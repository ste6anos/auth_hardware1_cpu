==> flow/design.v <==
`timescale 1ns / 1ps
module decode(
          input [31:0] instr,
			 input [31:0] alu_out,
			 input [31:0] mem_out,
			 input rf_wren,
			 input rf_wrdata_sel,
			 input rf_b_sel,
			 input clk,
			 input reset,
			 output [31:0] immed,
			 output [31:0] rfa,
			 output [31:0] rfb
       );
		 wire [4:0]  rreg1 = instr[25:21];
		 wire [4:0]  rreg2;
		 wire [31:0] wreg;
		 mux2to1_5bit rf_b_selmux(.sel(rf_b_sel), 
		                          .din1(instr[20:16]),
								    	  .din2(instr[15:11]), 
									     .muxout(rreg2));
	  	 mux2to1 rf_wrdata_selmux(.sel(rf_wrdata_sel), 
		                          .din1(mem_out),
									     .din2(alu_out), 
									     .muxout(wreg));
		 registerfile rf(.addr1(rreg1), 
		                 .addr2(rreg2), 
							  .addrw(instr[20:16]), 
							  .din(wreg), 
							  .wren(rf_wren), 
							  .clk(clk), 
							  .reset(reset),
							  .dout1(rfa), 
							  .dout2(rfb));
		 immedcalc immediatecalculation(.clk(clk), 
		                                .instr(instr), 
												  .opcode(instr[31:26]), 
												  .immedoutput(immed));
endmodule
`timescale 1ns / 1ps
module decoder5to32(
          input [4:0] a,
			 input en, 
			 output [31:0] decout
    );
   reg[31:0] out;
	assign decout= out;
   always @(*)
	begin
	 if(en) begin
	   case(a) 
	     0:  out = 32'b00000000000000000000000000000001;
	     1:  out = 32'b00000000000000000000000000000010;
	     2:  out = 32'b00000000000000000000000000000100;
	     3:  out = 32'b00000000000000000000000000001000;
		  4:  out = 32'b00000000000000000000000000010000;
		  5:  out = 32'b00000000000000000000000000100000;
		  6:  out = 32'b00000000000000000000000001000000;
	     7:  out = 32'b00000000000000000000000010000000;
	     8:  out = 32'b00000000000000000000000100000000;
	     9:  out = 32'b00000000000000000000001000000000;
		 10:  out = 32'b00000000000000000000010000000000;
		 11:  out = 32'b00000000000000000000100000000000;
		 12:  out = 32'b00000000000000000001000000000000;
	    13:  out = 32'b00000000000000000010000000000000;
	    14:  out = 32'b00000000000000000100000000000000;
	    15:  out = 32'b00000000000000001000000000000000;
		 16:  out = 32'b00000000000000010000000000000000;
		 17:  out = 32'b00000000000000100000000000000000;
	    18:  out = 32'b00000000000001000000000000000000;
	    19:  out = 32'b00000000000010000000000000000000;
	    20:  out = 32'b00000000000100000000000000000000;
		 21:  out = 32'b00000000001000000000000000000000;
		 22:  out = 32'b00000000010000000000000000000000;
		 23:  out = 32'b00000000100000000000000000000000;
	    24:  out = 32'b00000001000000000000000000000000;
	    25:  out = 32'b00000010000000000000000000000000;
	    26:  out = 32'b00000100000000000000000000000000;
		 27:  out = 32'b00001000000000000000000000000000;
		 28:  out = 32'b00010000000000000000000000000000;
		 29:  out = 32'b00100000000000000000000000000000;
		 30:  out = 32'b01000000000000000000000000000000;
		 31:  out = 32'b10000000000000000000000000000000;
      default out=0;
		endcase
    end
	 else 
	  out =0;
   end
endmodule
`timescale 1ns / 1ps
module immedcalc(
                  input clk,
						input [31:0] instr,
						input [5:0]  opcode,
						output[31:0] immedoutput
    );
	  reg[31:0] immedout;
	  assign immedoutput = immedout;
	  always @(posedge clk)
		 begin
		 case(opcode)
		 6'b111000:  immedout = { {8{instr[15]}}, instr[15:0] };
		 6'b110000:  immedout = { {8{instr[15]}}, instr[15:0] };
		 6'b111001:  immedout = { instr[15:0], 16'b0000000000000000 };
		 6'b110010:  immedout = { 16'b0000000000000000, instr[15:0] };
		 6'b110011:  immedout = { 16'b0000000000000000, instr[15:0] };
		 6'b111111:  immedout = { 14'b00000000000000, instr[15:0], 2'b00 };	
       6'b000000:  immedout = { 14'b00000000000000, instr[15:0], 2'b00 };
       6'b000001:  immedout = { 14'b00000000000000, instr[15:0], 2'b00 };	
		 6'b000011:  immedout = { {8{instr[15]}}, instr[15:0] };
       6'b000111:  immedout = { {8{instr[15]}}, instr[15:0] };
		 6'b001111:  immedout = { {8{instr[15]}}, instr[15:0] };
		 6'b011111:  immedout = { {8{instr[15]}}, instr[15:0] };
		 default immedout =0;
		 endcase
		 end
endmodule
`timescale 1ns / 1ps
module mux2to1(
         input  sel,
			input  [31:0] din1,
			input  [31:0] din2,
			output [31:0] muxout
    );
        reg [31:0] dout;
		  assign muxout = dout;
        always@(*)
	  	  begin 
		  if(sel)
		  dout = din1;
		  else
		  dout = din2;
		  end
endmodule
`timescale 1ns / 1ps
module mux2to1_5bit(
         input  sel,
			input  [4:0] din1,
			input  [4:0] din2,
			output [4:0] muxout
    );
        reg [4:0] dout;
		  assign muxout = dout;
        always@(*)
	  	  begin 
		  if(sel)
		  dout = din1;
		  else
		  dout = din2;
		  end
endmodule
`timescale 1ns / 1ps
module mux32to1( 
          input [4:0]  addr,
			 input [31:0] din0,
          input [31:0] din1,
			 input [31:0] din2,
			 input [31:0] din3,
			 input [31:0] din4,
			 input [31:0] din5,
			 input [31:0] din6,
			 input [31:0] din7,
			 input [31:0] din8,
			 input [31:0] din9,
			 input [31:0] din10,
			 input [31:0] din11,
			 input [31:0] din12,
			 input [31:0] din13,
			 input [31:0] din14,
			 input [31:0] din15,
			 input [31:0] din16,
			 input [31:0] din17,
			 input [31:0] din18,
			 input [31:0] din19,
			 input [31:0] din20,
			 input [31:0] din21,
			 input [31:0] din22,
			 input [31:0] din23,
			 input [31:0] din24,
			 input [31:0] din25,
			 input [31:0] din26,
			 input [31:0] din27,
			 input [31:0] din28,
			 input [31:0] din29,
			 input [31:0] din30,
			 input [31:0] din31,
			 output[31:0] muxout
    );
	     reg [31:0] dout;
		  assign muxout = dout;
		  always @(*)
		  begin
	     case(addr)
		   0:  dout <= din0;
         1:  dout <= din1;
         2:  dout <= din2;
         3:  dout <= din3;
         4:  dout <= din4;
         5:  dout <= din5;
         6:  dout <= din6;
         7:  dout <= din7;
         8:  dout <= din8;
         9:  dout <= din9;
        10: dout <= din10;
        11: dout <= din11;
        12: dout <= din12;
        13: dout <= din13;
        14: dout <= din14;
        15: dout <= din15;
        16: dout <= din16;
        17: dout <= din17;
        18: dout <= din18;
        19: dout <= din19;
        20: dout <= din20;
 		  21: dout <= din21;
 		  22: dout <= din22;
 		  23: dout <= din23;
 		  24: dout <= din24;
 		  25: dout <= din25;
 		  26: dout <= din26;
 		  27: dout <= din27;
 		  28: dout <= din28;
 		  29: dout <= din29;
 		  30: dout <= din30;
 		  31: dout <= din31;
		  default dout = 0;
        endcase
        end
endmodule
`timescale 1ns / 1ps
module register(
           input clk, we, reset,
			  input [31:0]  data,
			  output [31:0] dout
    );
        reg [31:0] dout_reg, dout_next;
		  assign dout = dout_reg;
		  always @(negedge clk)
		  begin
			 if(we==1 && reset ==0)begin
			 dout_next = data;
			 end
			 else if(reset)begin
			 dout_next = 0;
			 end
			 else begin
			 dout_next = dout_reg;
			 end
			 dout_reg <= dout_next;
		  end
endmodule
`timescale 1ns / 1ps
module registerfile( 
                     input [4:0] addr1, addr2, addrw,
							input [31:0] din,
							input wren, clk, reset,
							output  [31:0]dout1,
							output  [31:0]dout2
                    );
		 wire [31:0] regout0,regout1,regout2,regout3,regout4,regout5,regout6,regout7,regout8,regout9,regout10,regout11,regout12,regout13,regout14,regout15,regout16,regout17,regout18,regout19,regout20,regout21,regout22,regout23,regout24,regout25,regout26,regout27,regout28,regout29,regout30,regout31;	
       wire [31:0] decout;
		 decoder5to32 testgia6outputs (.a(addrw), .en(wren), .decout(decout));
		 register R0  (.clk(clk), 
		               .we(1'b0),
                     .reset(reset),							
							.data(din), 
							.dout(regout0));  
		 register R1  (.clk(clk), 
		               .we(decout[1]),
                     .reset(reset),							
							.data(din), 
							.dout(regout1));
       register R2  (.clk(clk), 
		               .we(decout[2]),
                     .reset(reset),							
							.data(din), 
							.dout(regout2));
       register R3  (.clk(clk), 
		               .we(decout[3]),  
                     .reset(reset),							
							.data(din), 
							.dout(regout3));
		 register R4  (.clk(clk), 
		               .we(decout[4]),
                     .reset(reset),							
							.data(din), 
							.dout(regout4));
		 register R5  (.clk(clk), 
		               .we(decout[5]),
                     .reset(reset),							
							.data(din), 
							.dout(regout5));
		 register R6  (.clk(clk), 
		               .we(decout[6]),
                     .reset(reset),							
							.data(din), 
							.dout(regout6));
       register R7  (.clk(clk), 
		               .we(decout[7]),
                     .reset(reset),							
							.data(din), 
							.dout(regout7));
       register R8  (.clk(clk), 
		               .we(decout[8]),
                     .reset(reset),							
							.data(din), 
							.dout(regout8));
       register R9  (.clk(clk), 
		               .we(decout[9]),
                     .reset(reset),							
							.data(din), 
							.dout(regout9));
       register R10 (.clk(clk), 
		               .we(decout[10]),
                     .reset(reset),							
							.data(din), 
							.dout(regout10));
       register R11 (.clk(clk), 
		               .we(decout[11]),
                     .reset(reset),							
							.data(din), 
							.dout(regout11));
       register R12 (.clk(clk), 
		               .we(decout[12]),
                     .reset(reset),							
							.data(din), 
							.dout(regout12));
       register R13 (.clk(clk), 
		               .we(decout[13]),
                     .reset(reset),							
							.data(din), 
							.dout(regout13));
       register R14 (.clk(clk), 
		               .we(decout[14]),
                     .reset(reset),							
							.data(din), 
							.dout(regout14));
       register R15 (.clk(clk), 
		               .we(decout[15]),
                     .reset(reset),							
							.data(din), 
							.dout(regout15));
       register R16 (.clk(clk), 
		               .we(decout[16]),
                     .reset(reset),							
							.data(din), 
							.dout(regout16));
       register R17 (.clk(clk), 
		               .we(decout[17]),
                     .reset(reset),							
							.data(din), 
							.dout(regout17));
       register R18 (.clk(clk), 
		               .we(decout[18]),
                     .reset(reset),							
							.data(din), 
							.dout(regout18));
       register R19 (.clk(clk), 
		               .we(decout[19]),
                     .reset(reset),							
							.data(din), 
							.dout(regout19));
       register R20 (.clk(clk), 
		               .we(decout[20]),
                     .reset(reset),							
							.data(din), 
							.dout(regout20));
       register R21  (.clk(clk), 
		               .we(decout[21]),
                     .reset(reset),							
							.data(din), 
							.dout(regout21));
       register R22 (.clk(clk), 
		               .we(decout[22]),
                     .reset(reset),							
							.data(din), 
							.dout(regout22));
       register R23 (.clk(clk), 
		               .we(decout[23]),
                     .reset(reset),							
							.data(din), 
							.dout(regout23));
       register R24 (.clk(clk), 
		               .we(decout[24]),
                     .reset(reset),							
							.data(din), 
							.dout(regout24));
       register R25  (.clk(clk), 
		               .we(decout[25]),
                     .reset(reset),							
							.data(din), 
							.dout(regout25));
       register R26 (.clk(clk), 
		               .we(decout[26]),
                     .reset(reset),							
							.data(din), 
							.dout(regout26));
       register R27 (.clk(clk), 
		               .we(decout[27]),
                     .reset(reset),							
							.data(din), 
							.dout(regout27));
       register R28 (.clk(clk), 
		               .we(decout[28]),
                     .reset(reset),							
							.data(din), 
							.dout(regout28));
       register R29 (.clk(clk), 
		               .we(decout[29]),
                     .reset(reset),							
							.data(din), 
							.dout(regout29));
       register R30 (.clk(clk), 
		               .we(decout[30]),
                     .reset(reset),							
							.data(din), 
							.dout(regout30));
       register R31 (.clk(clk), 
		               .we(decout[31]),
                     .reset(reset),							
							.data(din), 
							.dout(regout31));
		 mux32to1 mux1(.addr(addr1), 
		               .din0(regout0), 
							.din1(regout1), 
							.din2(regout2), 
							.din3(regout3), 
							.din4(regout4), 
							.din5(regout5),
                     .din6(regout6),
                     .din7(regout7),	
                     .din8(regout8), 
							.din9(regout9), 
							.din10(regout10), 
							.din11(regout11), 
							.din12(regout12), 
							.din13(regout13),
                     .din14(regout14),
                     .din15(regout15),			
                     .din16(regout16), 
							.din17(regout17), 
							.din18(regout18), 
							.din19(regout19), 
							.din20(regout20), 
							.din21(regout21),
                     .din22(regout22),
                     .din23(regout23),	
                     .din24(regout24), 
							.din25(regout25), 
							.din26(regout26), 
							.din27(regout27), 
							.din28(regout28), 
							.din29(regout29),
                     .din30(regout30),
                     .din31(regout31),									
							.muxout(dout1));
       mux32to1 mux2(.addr(addr2), 
		               .din0(regout0), 
							.din1(regout1), 
							.din2(regout2), 
							.din3(regout3), 
							.din4(regout4), 
							.din5(regout5),
                     .din6(regout6),
                     .din7(regout7),	
                     .din8(regout8), 
							.din9(regout9), 
							.din10(regout10), 
							.din11(regout11), 
							.din12(regout12), 
							.din13(regout13),
                     .din14(regout14),
                     .din15(regout15),			
                     .din16(regout16), 
							.din17(regout17), 
							.din18(regout18), 
							.din19(regout19), 
							.din20(regout20), 
							.din21(regout21),
                     .din22(regout22),
                     .din23(regout23),	
                     .din24(regout24), 
							.din25(regout25), 
							.din26(regout26), 
							.din27(regout27), 
							.din28(regout28), 
							.din29(regout29),
                     .din30(regout30),
                     .din31(regout31),		
							.muxout(dout2));
endmodule
Step by step through the tools: decode

The steps from the RTL of decode to its reports follow in flow order.
Line numbers count from 1 in the design file above.
Operators: Yosys type, input widths -> output width; for muxes data width and select width s.
Library cell names are shortened.
The mark - stands for no value.

Top: decode
Clock input: clk
Cell library: sky130hd
Corner: tt_025C_1v80

After elaboration

Counts by Yosys on the flattened word-level netlist (proc, flatten, opt, wreduce; memories kept). Register bits leave out memories and registers merged into their read ports (data or address). Print and check cells are left out. Cells with the same type and inputs are merged into one.
Memory sizes are those after Yosys's memory passes, which may raise the word count (mostly to a power of two), join words into wider ones and drop unused or constant bits.

Eq/ne operators: 73
Muxes and demuxes: 38
Bitwise operators: 1
Reduce/logical cells: 68

Operator list:

| operator           | count |
| $pmux 32 s32       | 2 |
| $mux 32            | 34 |
| $eq 5x5->1 const B | 32 |
| $pmux 32 s4        | 1 |
| $eq 5x4->1 const B | 16 |
| $reduce_bool 2->1  | 31 |
| $eq 5x3->1 const B | 8 |
| $eq 6x6->1 const B | 6 |
| $logic_and 1x1->1  | 31 |
| $eq 5x2->1 const B | 4 |
| $eq 5x1->1 const B | 2 |
| $logic_not 5->1    | 2 |
| $eq 6x1->1 const B | 1 |
| $eq 6x2->1 const B | 1 |
| $eq 6x3->1 const B | 1 |
| $eq 6x4->1 const B | 1 |
| $eq 6x5->1 const B | 1 |
| $logic_not 6->1    | 1 |
| $reduce_or 6->1    | 1 |
| $mux 5             | 1 |
| $reduce_or 3->1    | 1 |
| $reduce_or 2->1    | 1 |
| $not 1->1          | 1 |

Register bits: 1024
ROM bits: 1024
Memories: 1
Input port bits: 101
Output and inout port bits: 96
Word-level cells: 213

Memory list:

| name            | depth | bits a word | rd ports | wr ports | line | text |
| (no name shown) | 32    | 32          | 1        | 0        | 51   | `case(a)` |

Longest topological paths

Depth = most cells in a row (Yosys ltp): at word level without a register or memory, in the mapped netlist without a sequential cell, where the memories' decode and read muxes count.

Word-level depth: 3
ABC_AREA: 0
Depth in mapped cells: 11
Depth with buffers taken out: 6

After synthesis

Yosys stat after the flow's synthesis: flattened, memories mapped to cells. It holds for the ABC_AREA given above (unset counts as 0); a run with the other value may have another netlist.

Cells by type:

| cell type | count | total area (um^2) |
| edfxtp_1  | 992   | 2.98E+04 |
| a22oi_1   | 712   | 5.35E+03 |
| nor2_1    | 1109  | 4.16E+03 |
| clkbuf_1  | 399   | 1.5E+03 |
| nand2_1   | 240   | 900.864 |
| a222oi_1  | 88    | 880.845 |
| o22ai_1   | 127   | 794.512 |
| mux2i_1   | 68    | 680.653 |
| dfxtp_1   | 32    | 640.614 |
| a32oi_1   | 71    | 621.846 |
| mux2_2    | 33    | 371.606 |
| nand3_1   | 63    | 315.302 |
| nor3_1    | 62    | 310.298 |
| nor4_1    | 49    | 306.544 |
| a21o_1    | 37    | 277.766 |
| nand4_1   | 41    | 256.496 |
| a22o_1    | 25    | 218.96 |
| o21ai_0   | 37    | 185.178 |

Not listed: further types 38, cells in them 215.

Cell count: 4400
Chip area (Yosys): 48874.4 um^2
Sequential part of the area: 30429.2 um^2
Flip-flop cells: 1024
Buffer cells: 471

The figures by module come from a second, unflattened synthesis with its own total; it is not the netlist above.

Cell total of the unflattened synthesis: 5183
Area total of the unflattened synthesis: 59412.0 um^2

Rows give one instance, submodules left out.

Modules:

| module       | instances | cells | area (um^2) | sequential area (um^2) |
| register     | 32        | 72    | 1298.7      | 960.9 |
| mux32to1     | 2         | 1354  | 7960.1      | 0.0 |
| immedcalc    | 1         | 82    | 1093.5      | 640.6 |
| mux2to1      | 1         | 36    | 544.3       | 0.0 |
| decoder5to32 | 1         | 47    | 234.0       | 0.0 |
| mux2to1_5bit | 1         | 5     | 56.3        | 0.0 |
| registerfile | 1         | 1     | 3.8         | 0.0 |
| decode       | 1         | 0     | 0.0         | 0.0 |

Top module decode; platform sky130hd; tools Yosys and OpenROAD; 2 stored runs in no particular order. Input and output delays are each 20% of the period that was set; the output load is 0.01 pF.
"total power after layout" rests on the timing tool's default activity at the inputs, not on a simulated workload.
Among the settings, . means not set for that run.

| name                                                     | record 1 | record 2 |
| period_ns                                                | 7.53     | 7.19     |
| CORE_UTILIZATION                                         | 31       | 29       |
| SETUP_SLACK_MARGIN                                       | 1.43     | .        |
| PLACE_DENSITY_LB_ADDON                                   | 0.18     | .        |
| CORE_ASPECT_RATIO                                        | 0.56     | .        |
| CELL_PAD_IN_SITES_GLOBAL_PLACEMENT                       | 3        | .        |
| GPL_ROUTABILITY_DRIVEN                                   | 0        | .        |
| CTS_CLUSTER_SIZE                                         | 91       | 23       |
| CTS_CLUSTER_DIAMETER                                     | 288      | 177      |
| CAP_MARGIN                                               | 20       | 20       |
| CORE_MARGIN                                              | 2        | 9        |
| SLEW_MARGIN                                              | 20       | 20       |
| PLACE_DENSITY                                            | .        | 0.48     |
| TNS_END_PERCENT                                          | .        | 45       |
| GPL_TIMING_DRIVEN                                        | .        | 1        |
| MIN_ROUTING_LAYER                                        | .        | met1     |
| Yosys chip area after synthesis (um^2)                   | 48874.4  | 48874.4  |
| die size (um^2)                                          | 160987.0 | 183634.0 |
| area of the standard cells in the finished layout (um^2) | 66622.6  | 63976.4  |
| utilization of the finished layout (%)                   | 42.8     | 38.2     |
| worst setup slack after layout (ns)                      | -0.592   | -0.536   |
| summed negative setup slack (ns)                         | -7.431   | -8.449   |
| total power after layout (uW)                            | 13493    | 14937    |
